==> flow/design.v <==
    typedef struct packed{
        logic dlab;
        logic set_break;
        logic sticky_parity;
        logic eps;
        logic pen;
        logic stb;
        logic [1:0] wls;
    }lcr_t;
    typedef struct packed{
        logic [7:0] dmsb;    
        logic [7:0] dlsb;    
    }div_t;
    typedef struct packed{
    logic  [1:0] rx_trigger;         
    logic [1:0] reserved;           
    logic       dma_mode;           
    logic       tx_rst;             
    logic       rx_rst;             
    logic       ena;                
  } fcr_t;  
   typedef struct packed {
    logic       rx_fifo_error;
    logic       temt;               
    logic       thre;               
    logic       bi;                 
    logic       fe;                 
    logic       pe;                 
    logic       oe;                 
    logic       dr;                 
  } lsr_t;  
    typedef struct packed{
        fcr_t fcr;
        lcr_t lcr;
        lsr_t lsr;
        logic [7:0] scr;
    }csr_t;
module uart_reg (
    input clk,rst,
    input wr_i, rd_i,
    input rx_fifo_empty_i,
    input rx_oe, rx_pe, rx_fe, rx_bi,
    input [2:0] addr_i,
    input [7:0] din_i,
    input [7:0] rx_fifo_in,
    output tx_push_o,  
    output rx_pop_o,  
    output reg [7:0] dout_o,
    output tx_rst, rx_rst,
    output baud_out,  
    output [3:0] rx_fifo_threshold,
    output csr_t csr_o
);
    csr_t csr;
    lcr_t lcr;
    wire tx_fifo_wr;
    assign tx_fifo_wr = wr_i & (addr_i == 3'b000) & (csr.lcr.dlab == 1'b0);
    assign tx_push_o = tx_fifo_wr;
    wire rx_fifo_rd;
    assign rx_fifo_rd = rd_i & (addr_i == 3'b000) & (csr.lcr.dlab == 1'b0);
    assign rx_pop_o = rx_fifo_rd;
    reg [7:0] rx_data; 
    always @(posedge clk) begin
        if(rx_pop_o) begin
            rx_data <= rx_fifo_in;
        end
    end
    div_t dl;
    always @(posedge clk) begin
        if(wr_i && addr_i == 3'b000 && csr.lcr.dlab == 1) begin
            dl.dlsb <= din_i;
        end
    end
    always @(posedge clk) begin
        if(wr_i && addr_i == 3'b001 && csr.lcr.dlab == 1) begin
            dl.dmsb <= din_i;
        end
    end
    reg update_baud;
    reg [15:0] baud_cnt = 0;
    reg baud_pulse;
    wire baud_latch_write = wr_i & (csr.lcr.dlab == 1'b1) & ((addr_i == 3'b000) | (addr_i == 3'b001));
    always @(posedge clk) begin
        if(rst) begin
            update_baud <= 1'b0;
        end
        else if(baud_latch_write) begin
            update_baud <= 1'b1;
        end
        else begin
            update_baud <= 1'b0;
        end
    end
    always @(posedge clk or posedge rst) begin
        if(rst) begin
            baud_cnt <= 16'h0;
            baud_pulse <= 0;
        end    
        else if (update_baud || baud_cnt == 16'h0000) begin
            baud_cnt <= {dl.dmsb, dl.dlsb};
        end    
        else begin
            baud_cnt <= baud_cnt - 1;    
        end    
    end
    always @(posedge clk) begin
        baud_pulse <= (baud_cnt == 0) && (|dl.dmsb | |dl.dlsb);
    end
    assign baud_out = baud_pulse;   
    fcr_t fcr;
    always @(posedge clk or posedge rst) begin
        if(rst) begin
            csr.fcr <= 8'h00;
        end
        else if (wr_i == 1'b1 && addr_i == 3'h2) begin  
            csr.fcr.rx_trigger <= din_i[7:6];
            csr.fcr.dma_mode <= din_i[3];
            csr.fcr.tx_rst <= din_i[2];
            csr.fcr.rx_rst <= din_i[1];
            csr.fcr.ena <= din_i[0]; 
        end
        else begin
            csr.fcr.tx_rst <= 1'b0;
            csr.fcr.rx_rst <= 1'b0;
        end
    end
    assign tx_rst = csr.fcr.tx_rst;
    assign rx_rst = csr.fcr.rx_rst;
    reg [7:0] lcr_temp;
    always @(posedge clk) begin
        if (rst) begin
            csr.lcr <= 8'h00;
        end
        else if (wr_i == 1'b1 && addr_i == 3'h3) begin
            csr.lcr <= din_i;
        end
    end
    wire read_lcr;
    assign read_lcr = ((rd_i == 1) && (addr_i == 3'h3));
    always @(posedge clk) begin
        if(read_lcr) begin
            lcr_temp <= csr.lcr;
        end
    end
    lsr_t lsr;
    always @(posedge clk) begin
        if(rst) begin
            csr.lsr <= 8'h60;  
        end
        else begin
            csr.lsr.dr <= ~rx_fifo_empty_i;
            csr.lsr.oe <= rx_oe;
            csr.lsr.pe <= rx_pe;
            csr.lsr.fe <= rx_fe;
            csr.lsr.bi <= rx_bi;
        end
    end
    reg [7:0] lsr_temp;
    wire read_lsr;
    assign read_lsr = ((rd_i == 1) && (addr_i == 3'h5));
    always @(posedge clk) begin
        if (read_lsr) begin
            lsr_temp <= csr.lsr;
        end
    end
    always @(posedge clk) begin
        if(rst) begin
            csr.scr <= 8'h00;
        end
        else if(wr_i == 1'b1 && addr_i == 3'h7) begin
            csr.scr <= din_i;
        end
    end
    reg [7:0] scr_temp;
    wire read_scr;
    assign read_scr = (rd_i == 1) && (addr_i == 3'h7); 
    always @(posedge clk) begin
        if (read_scr) begin
            scr_temp <= csr.scr;
        end
    end
    always @(posedge clk) begin
        case(addr_i)
            0: dout_o <= csr.lcr.dlab ? dl.dlsb : rx_data;  
            1: dout_o <= csr.lcr.dlab ? dl.dmsb : 8'h00;   
            2: dout_o <= 8'h00;  
            3: dout_o <= lcr_temp;  
            4: dout_o <= 8'h00;  
            5: dout_o <= lsr_temp;  
            6: dout_o <= 8'h00;  
            7: dout_o <= scr_temp;  
            default : ;
        endcase
     end
    assign csr_o = csr;
endmodule
Step by step through the tools: uart_reg:

Tool output for the design above, in the order of the flow.
Lines are those of the file above, counted from 1.
Operators: Yosys type, input widths -> output width; for muxes data width and select width s.
Cell names lack the library's common part.
Not given: -

* top module: uart_reg
* clock port: clk
* standard-cell library: sky130hd
* library corner: tt_025C_1v80

Word-level counts:

Source: Yosys, flattened and elaborated, memories not mapped. Widths are those after wreduce; folded enables and synchronous resets count as part of the registers. Registers that Yosys merges into a memory's read port (data or address) are not register bits. Print and check cells do not count. Equal cells are merged and count once.

* bits in registers: 80
* latch bits: 0
* memory bits (writable): 0
* memory bits (read-only): 0
* word width x clocked read ports: 0
* memories: 0
* input bits: 28
* output and inout port bits: 49

* add/sub/neg operators: 0
* $mul: 0
* div/mod/pow operators: 0
* magnitude comparators: 0
* equality and inequality tests: 7
* shift-type cells: 0
* muxes and demuxes: 5
* bitwise logic cells: 6
* reductions and logical operators: 12

Operators by type and width (number)
* $pmux 8 s6: 1
* $mux 8: 2
* $eq 3x3->1 const B: 4
* $logic_and 1x1->1: 10
* $eq 3x2->1 const B: 2
* $and 1x1->1: 4
* $eq 3x1->1 const B: 1
* $logic_not 3->1: 1
* $reduce_or 3->1: 1
* $not 1->1: 2
* $mux 1: 2

Longest topological paths:

Depth = most cells in a row (Yosys ltp): at word level without a register or memory, in the mapped netlist without a sequential cell, where the memories' decode and read muxes count.

* depth in word-level cells: 3
* ABC_AREA: 0
* gate-level depth with buffers: 5

After synthesis:

Yosys stat after the flow's synthesis: flattened, memories mapped to cells. It holds for the ABC_AREA given above (unset counts as 0); a run with the other value may have another netlist.

* cell count: 239
* mapped area: 3076.7 um^2
* sequential part of the area: 2082.0 um^2
* flip-flop cells: 80
* buffer cells: 25

Cell types
* edfxtp_1: number 45, total area 1.35E+03 um^2
* dfxtp_1: number 29, total area 580.557 um^2
* dfrtp_1: number 6, total area 150.144 um^2
* nand2_1: number 38, total area 142.637 um^2
* a21oi_1: number 23, total area 115.11 um^2
* buf_4: number 14, total area 105.101 um^2
* mux2i_1: number 10, total area 100.096 um^2
* mux2_2: number 7, total area 78.826 um^2
* nor2b_1: number 7, total area 43.792 um^2
* a2bb2oi_1: number 4, total area 35.034 um^2
* buf_2: number 7, total area 35.034 um^2
* nand3b_1: number 4, total area 30.029 um^2
* nor4b_4: number 1, total area 23.773 um^2
* a22oi_1: number 3, total area 22.522 um^2
* buf_6: number 2, total area 22.522 um^2
* and4b_1: number 2, total area 20.019 um^2
* o21ai_1: number 4, total area 20.019 um^2
* and2_1: number 3, total area 18.768 um^2

Not listed: further types 21, cells in them 30.

Worst setup path after synthesis:

OpenSTA on the mapped netlist: ideal clock, no wires. The path of least setup slack (recovery checks aside). Input and output delay are each 20% of the period. Register names are those of the netlist, which keeps one name where synthesis merged equal registers.

* kind: input to output
* start point: input port addr_i[2]
* end point: output port rx_pop_o
* clock period: 3.63 ns
* external output delay: 0.726 ns
* arrival time: 2.259 ns
* slack: 0.645 ns
* delay of the path: 1.533 ns
* driving pins on the path: 4
* buffers on the path: 2
* synthesis period reached: 2.985 ns

"delay of the path" is the arrival time less input delay plus setup time.
A path that ends at an output port has no setup time.
"driving pins on the path" counts driving pins, that of a launching flip-flop among them; a cell with two outputs on the path counts twice.
"synthesis period reached" is the clock period less the worst setup slack; recovery checks do not enter. This is arithmetic on one report: input and output delays are still those of the set period (20% each).
The rows between start and end are the longest chain of elaborated cells between them; the timing report does not say that the signal goes this way. Where chains are equally long, one stands for them.
A line is the first line of the expression or statement that the cell stems from. Yosys adds cells for indexed reads and writes and turns some case tables into memories.

* path through: buf_6 -> or3_1 -> buf_6 -> nor3b_1
* cells in the longest elaborated chain: 3
* elaborated cells between the ends (all ways): 3
* those cells by class: logic (2); reduce/logical (1)

RTL lines, path post-synthesis
* start, declared: RTL line 43 `input [2:0] addr_i,`
* $logic_not 3->1: RTL line 60 `assign rx_fifo_rd = rd_i & (addr_i == 3'b000) & (csr.lcr.dlab == 1'b0);`
* $and 1x1->1 x2: RTL line 60
* end, declared: RTL line 47 `output rx_pop_o,`

Path in the finished layout:

From the final timing report of stored run 1: the path of least setup slack in the routed layout; clock arrival at registers is part of the times.

* kind: input to output
* start point: input port addr_i[2]
* end point: output port rx_pop_o
* clock period: 2.88 ns
* external output delay: 0.58 ns
* arrival time: 1.88 ns
* slack: 0.43 ns
* driving pins on the path: 4
* buffers on the path: 2

The rows between start and end are the longest chain of elaborated cells between them; the timing report does not say that the signal goes this way. Where chains are equally long, one stands for them.

* path through: clkdlybuf4s50_1 -> or3_4 -> nor3b_2 -> dlymetal6s2s_1
* cells in the longest elaborated chain: 3
* elaborated cells between the ends (all ways): 3
* those cells by class: logic (2); reduce/logical (1)

RTL lines, path post-layout
* start, declared: RTL line 43 `input [2:0] addr_i,`
* $logic_not 3->1: RTL line 60 `assign rx_fifo_rd = rd_i & (addr_i == 3'b000) & (csr.lcr.dlab == 1'b0);`
* $and 1x1->1 x2: RTL line 60
* end, declared: RTL line 47 `output rx_pop_o,`

## Implementation results

Measured results for uart_reg: 2 stored runs of the Yosys and OpenROAD flow on sky130hd. The settings differ; the order carries no meaning. The constraints put input and output delay at 20% of the set period each and load the outputs with 0.01 pF.
"achieved clock period" means the clock period less the worst setup slack. The figure is calculated, with input and output delays left at 20% of the set period.
"time of the worst setup path" = time allowed to the worst setup path (clock period - input delay - output delay, where it has them) - its slack; a late launch clock adds to it, a late capture clock takes from it.
"total design power" rests on the timing tool's default activity at the inputs, not on a simulated workload.

### Stored run 1

Settings: `period_ns=2.88`, `CORE_UTILIZATION=57`, `CAP_MARGIN=20`, `CORE_MARGIN=2`, `SLEW_MARGIN=20`

- Time of the worst setup path: 1.30 ns
- Critical path type: input to output
- Chip area in the Yosys report: 3,076.7 um^2
- Standard-cell area of the final layout: 3,995.1 um^2
- Overall die area: 6,001.6 um^2
- Total design power: 2.394 mW
- Worst hold slack in the final report: 0.435 ns
- Setup slack of the worst path: 0.428 ns
- Achieved clock period: 2.452 ns

### Stored run 2

Settings: `period_ns=2.32`, `CORE_UTILIZATION=24`, `PLACE_DENSITY_LB_ADDON=0.23`, `CELL_PAD_IN_SITES_GLOBAL_PLACEMENT=2`, `CELL_PAD_IN_SITES_DETAIL_PLACEMENT=1`, `GPL_ROUTABILITY_DRIVEN=1`, `CTS_CLUSTER_DIAMETER=252`, `CAP_MARGIN=0`, `SLEW_MARGIN=40`, `MAX_ROUTING_LAYER=met4`, `CORE_MARGIN=2`

- Time of the worst setup path: 1.29 ns
- Critical path type: input to output
- Chip area in the Yosys report: 3,076.7 um^2
- Standard-cell area of the final layout: 4,271.6 um^2
- Overall die area: 13,741.7 um^2
- Total design power: 3.220 mW
- Worst hold slack in the final report: 0.429 ns
- Setup slack of the worst path: 0.105 ns
- Achieved clock period: 2.215 ns
