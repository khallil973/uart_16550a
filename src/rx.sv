==> flow/design.v <==
    module rx (
        input clk, rst, baud_pulse,rx,sticky_parity, eps,
        input pen,
        input [1:0] wls,
        output reg push,
        output reg pe, fe, bi,  
        output reg [7:0] dout
    );
        typedef enum logic [2:0] {IDLE = 0, START = 1, READ = 2, PARITY = 3, STOP = 4 } state_type;
        state_type state = IDLE;
        reg rx_reg = 1'b1;
        wire fall_edge;
        always @(posedge clk) begin
            rx_reg <= rx;
        end
        assign fall_edge = rx_reg;
        reg [2:0] bitcnt;
        reg [3:0] count = 0;
        reg [7:0] dout = 0;
        reg pe_reg;  
        always @(posedge clk or posedge rst) begin
            if(rst) begin
                state <= IDLE;
                push <= 1'b0;
                pe <= 1'b0;  
                fe <= 1'b0;  
                bi <= 1'b0;  
                bitcnt <= 8'h00;
            end
            else begin
                push <= 1'b0;
                if(baud_pulse) begin
                    case (state) 
                    IDLE: begin
                        if(!fall_edge) begin
                            state <= START;
                            count <= 5'd15;
                        end
                        else begin
                            state <= IDLE;
                        end
                    end
                    START: begin
                        count <= count - 1;
                        if(count == 5'd7) begin
                            if(rx == 1'b1) begin
                                state <= IDLE;
                                count <= 5'd15;
                            end
                            else begin
                                state <= START;
                            end
                        end
                        else if (count == 0) begin
                            state <= READ;
                            count <= 5'd15;
                            bitcnt <= {1'b1, wls};
                        end
                    end
                    READ: begin
                        count <= count - 1;
                        if(count == 5'd7) begin
                            case(wls) 
                            2'b00: dout <= {3'b000, rx, dout[4:1]};
                            2'b01: dout <= {2'b00, rx, dout[5:1]};
                            2'b10: dout <= {1'b0, rx, dout[6:1]};
                            2'b11: dout <= {    rx, dout[7:1]};
                            endcase
                            state <= READ;
                        end
                        else if (count == 0 ) begin
                            if(bitcnt == 0) begin
                            case({sticky_parity, eps})
                                2'b00: pe_reg <= ~^{rx, dout};  
                                2'b01: pe_reg <=  ^{rx, dout};  
                                2'b10: pe_reg <= ~rx;           
                                2'b11: pe_reg <=  rx;           
                            endcase
                                if(pen == 1'b1) begin
                                    state  <= PARITY;
                                    count <= 5'd15;
                                end
                                else begin
                                    state <= STOP;
                                    count <= 5'd15;
                                end
                            end 
                            else begin
                                bitcnt <= bitcnt - 1;
                                state <= READ;
                                count <= 5'd15;
                            end
                        end
                    end
                    PARITY:  begin
                        count <= count - 1;
                            if (count == 5'd7) begin
                                pe <= pe_reg;
                                state <= PARITY;
                            end 
                            else if (count == 0) begin
                                state <= STOP;
                                count <= 5'd15;
                            end
                    end
                    STOP: begin
                        count <= count - 1;
                            if(count == 5'd7) begin
                                fe <= ~rx;
                                push <= 1'b1;
                                state <= STOP;
                            end 
                            else if(count == 0) begin
                                state <= IDLE;
                                count <= 5'd15;
                            end
                    end
                    default: ;
                    endcase
                end
            end
        end
    endmodule
Reports on rx
What the tools print for rx, step after step.
Lines are those of the file above, counted from 1.
Operators: Yosys type, input widths -> output width; for muxes data width and select width s.
Cell names lack the library's common part.
The mark n/a stands for no value.

design
  top module = rx
  clock = clk
  standard-cell library = sky130hd
  library corner = tt_025C_1v80

After elaboration
Source: Yosys, flattened and elaborated, memories not mapped. Widths are those after wreduce. Registers that Yosys merges into a memory's read port (data or address) are not register bits. Print and check cells do not count. Equal cells are merged and count once.

storage and ports
  bits in latches = 0
  ROM bits = 0
  input bits = 9
  word width x clocked read ports = 0
  memories kept = 0
  RAM bits = 0
  bits in registers = 23

cells by class
  bitwise logic cells = 3
  add/sub/neg operators = 2
  $lt $le $gt $ge = 0
  div/mod/pow operators = 0
  reduce/logical cells = 17
  shift operators = 0
  multipliers = 0
  equal/unequal tests = 21
  multiplexer cells = 30

operator list
  operator             count
  $mux 3               15
  $pmux 8 s4           1
  $mux 4               5
  $pmux 3 s5           1
  $ne 2x2->1 const B   6
  $ne 3x3->1 const B   4
  $reduce_and 6->1     2
  $pmux 4 s3           1
  $reduce_xnor 9->1    1
  $reduce_xor 9->1     1
  $eq 2x2->1 const B   4
  $reduce_and 4->1     2
  $reduce_and 7->1     1
  $eq 3x2->1 const B   2
  $logic_not 3->1      2
  $reduce_and 3->1     2
  $pmux 3 s2           1
  $reduce_bool 5->1    1
  $mux 1               5
  $eq 2x1->1 const B   2
  $logic_not 2->1      2
  $sub 4x1->4 const B  1
  $eq 4x3->1 const B   1
  $logic_not 4->1      1
  $pmux 1 s4           1
  $not 1->1            3
  $sub 3x1->3 const B  1
  $eq 3x1->1 const B   1

Not listed: further kinds 3, cells in them 3.

Longest topological paths
Depth = most cells in a row (Yosys ltp): at word level without a register or memory, in the mapped netlist without a sequential cell, where the memories' decode and read muxes count.

depth
  depth after elaboration = 5
  ABC_AREA = 0
  mapped depth = 7

Mapped cells and area
Yosys stat after the flow's synthesis: flattened, memories mapped to cells. It holds for the ABC_AREA given above (unset counts as 0); a run with the other value may have another netlist.
Totals and module areas in this step are rounded.

synthesis totals
  mapped area = 1300 sq um
  mapped cells = 128
  buffer cells = 4
  sequential area = 636 sq um
  mapped flip-flops = 23

cell types
  cell type  count  total area (sq um)
  edfxtp_1   13     390.374
  dfrtp_1    9      225.216
  xnor2_1    6      52.55
  ha_1       4      50.048
  o21ai_0    9      45.043
  nand2_1    11     41.29
  xor2_1     4      35.034
  nor2b_1    5      31.28
  a21oi_1    6      30.029
  inv_1      8      30.029
  nor2_1     8      30.029
  nor3_1     6      30.029
  mux2_2     2      22.522
  dfxtp_1    1      20.019
  nand3_1    4      20.019
  nand4_1    3      18.768
  nor3b_4    1      18.768
  buf_2      3      15.014

Other cell types: 22; their cells: 25.

Worst setup path after synthesis
OpenSTA on the mapped netlist: ideal clock, no wires. The path of least setup slack (recovery checks aside). Input and output delay are each 20% of the period. Register names are those of the netlist, which keeps one name where synthesis merged equal registers.

timing path post-synthesis
  path type = register to register
  from = reg state[2]
  to = reg dout[0]
  path buffers = 1
  clock period = 1.84 ns
  slack = 0.246 ns
  path delay = 1.594 ns
  arrival time = 1.224 ns
  stages on the path = 6
  data required time = 1.470 ns
  time at the first pin = 0.000 ns
  library setup time = 0.370 ns
  synthesis period reached = 1.594 ns

"path delay" is the arrival time less input delay plus setup time.
"stages on the path": output pins that drive a net of the path, with the launching flip-flop's if there is one; two outputs of one cell count as two.
"synthesis period reached" = period - worst setup slack (recovery checks aside). The figure is calculated, with input and output delays left at 20% of the set period.
Between the ends stands the longest chain of elaborated cells between them, by number of cells; it is not shown to be the way that was timed. Of several equally long chains one is given.
Each line given opens the expression or statement behind the cell; cells for indexed reads and writes are added by Yosys, which also makes memories of some case tables.
At most two assigning lines are given for a register; there are more.

on the way, post-synthesis
  cell sequence = dfrtp_1 > buf_2 > inv_1 > and2_1 > nand3_1 > nor2_1
  cells in the longest elaborated chain = 2
  elaborated cells between the ends (all ways) = 2
  RTL lines with such cells = 1

ends and longest elaborated chain, post-synthesis
  element           line  RTL
  start, declared   10    state_type state = IDLE;
  start, assigned   23    state <= IDLE;
  start, assigned   36    state <= START;
  $eq 3x2->1        33    case (state)
  $reduce_and 4->1  n/a
  end, assigned     64    2'b00: dout <= {3'b000, rx, dout[4:1]};
  end, assigned     65    2'b01: dout <= {2'b00, rx, dout[5:1]};
  end, declared     7     output reg [7:0] dout

Timing after layout
Path of least setup slack in the final report of flow run 1 (OpenROAD, finished layout, wires in). Where an end is a register, its clock arrival counts in the times.

timing path after layout
  path type = register to register
  from = reg count[0]
  to = reg bitcnt[0]
  slack = 0.07 ns
  path buffers = 0
  time at the first pin = 0.31 ns
  arrival time = 2.02 ns
  library setup time = 0.08 ns
  stages on the path = 8
  clock period = 1.85 ns
  data required time = 2.09 ns

Between the ends stands the longest chain of elaborated cells between them, by number of cells; it is not shown to be the way that was timed. Of several equally long chains one is given.
At most two assigning lines are given for a register; there are more.

on the way, after layout
  cell sequence = edfxtp_1 > inv_1 > ha_1 > nand2b_4 > or2_4 > nor3b_4 > o21ai_1 > a22oi_1
  cells in the longest elaborated chain = 4
  elaborated cells between the ends (all ways) = 12

ends and longest elaborated chain, after layout
  element          line  RTL
  start, declared  18    reg [3:0] count = 0;
  start, assigned  44    count <= count - 1;
  start, assigned  61    count <= count - 1;
  $logic_not 4->1  71    else if (count == 0 ) begin
  $mux 3           71
  $mux 3           62    if(count == 5'd7) begin
  $pmux 3 s2       33    case (state)
  end, assigned    57    bitcnt <= {1'b1, wls};
  end, assigned    89    bitcnt <= bitcnt - 1;
  end, declared    17    reg [2:0] bitcnt;

Subject: flow runs of rx

Hi,

rx through Yosys and OpenROAD on sky130hd: 2 stored runs, unordered, with their settings and measured results. The constraints put input and output delay at 20% of the set period each and load the outputs with 0.01 pF.
"period reached" is the run's clock period less its worst setup slack. It is reckoned from that one timing run; input and output delays stay at 20% of the period that was set.
"worst path time" means the part of the period allowed to the worst setup path (the constraints hold back 20% at inputs and 20% at outputs) less its slack; where the path has registers, the arrival times of their clocks count too.
"total power of the final layout" rests on the timing tool's default activity at the inputs, not on a simulated workload.
Results are given in rounded form.
A setting shown as . is not set for that run.

name                                            flow run 1            flow run 2
period_ns                                       1.85                  1.96
CORE_UTILIZATION                                60                    45
PLACE_DENSITY_LB_ADDON                          0.08                  .
CORE_ASPECT_RATIO                               1.55                  .
CORE_MARGIN                                     4                     2
CELL_PAD_IN_SITES_GLOBAL_PLACEMENT              0                     .
CELL_PAD_IN_SITES_DETAIL_PLACEMENT              0                     .
TNS_END_PERCENT                                 70                    .
GPL_TIMING_DRIVEN                               0                     .
CTS_CLUSTER_SIZE                                93                    .
CTS_CLUSTER_DIAMETER                            390                   .
CAP_MARGIN                                      5                     20
MIN_ROUTING_LAYER                               met1                  .
SLEW_MARGIN                                     20                    20
setup TNS (ns)                                  0.000                 0.000
standard-cell area of the final layout (sq um)  1540                  1600
total power of the final layout (W)             0.00165               0.00154
worst path time (ns)                            1.78                  1.76
critical path kind                              register to register  register to register
post-synthesis cell area (sq um)                1300                  1300
area of the die (sq um)                         2990                  3330
smallest setup slack (ns)                       0.065                 0.204
period reached (ns)                             1.785                 1.756

Regards
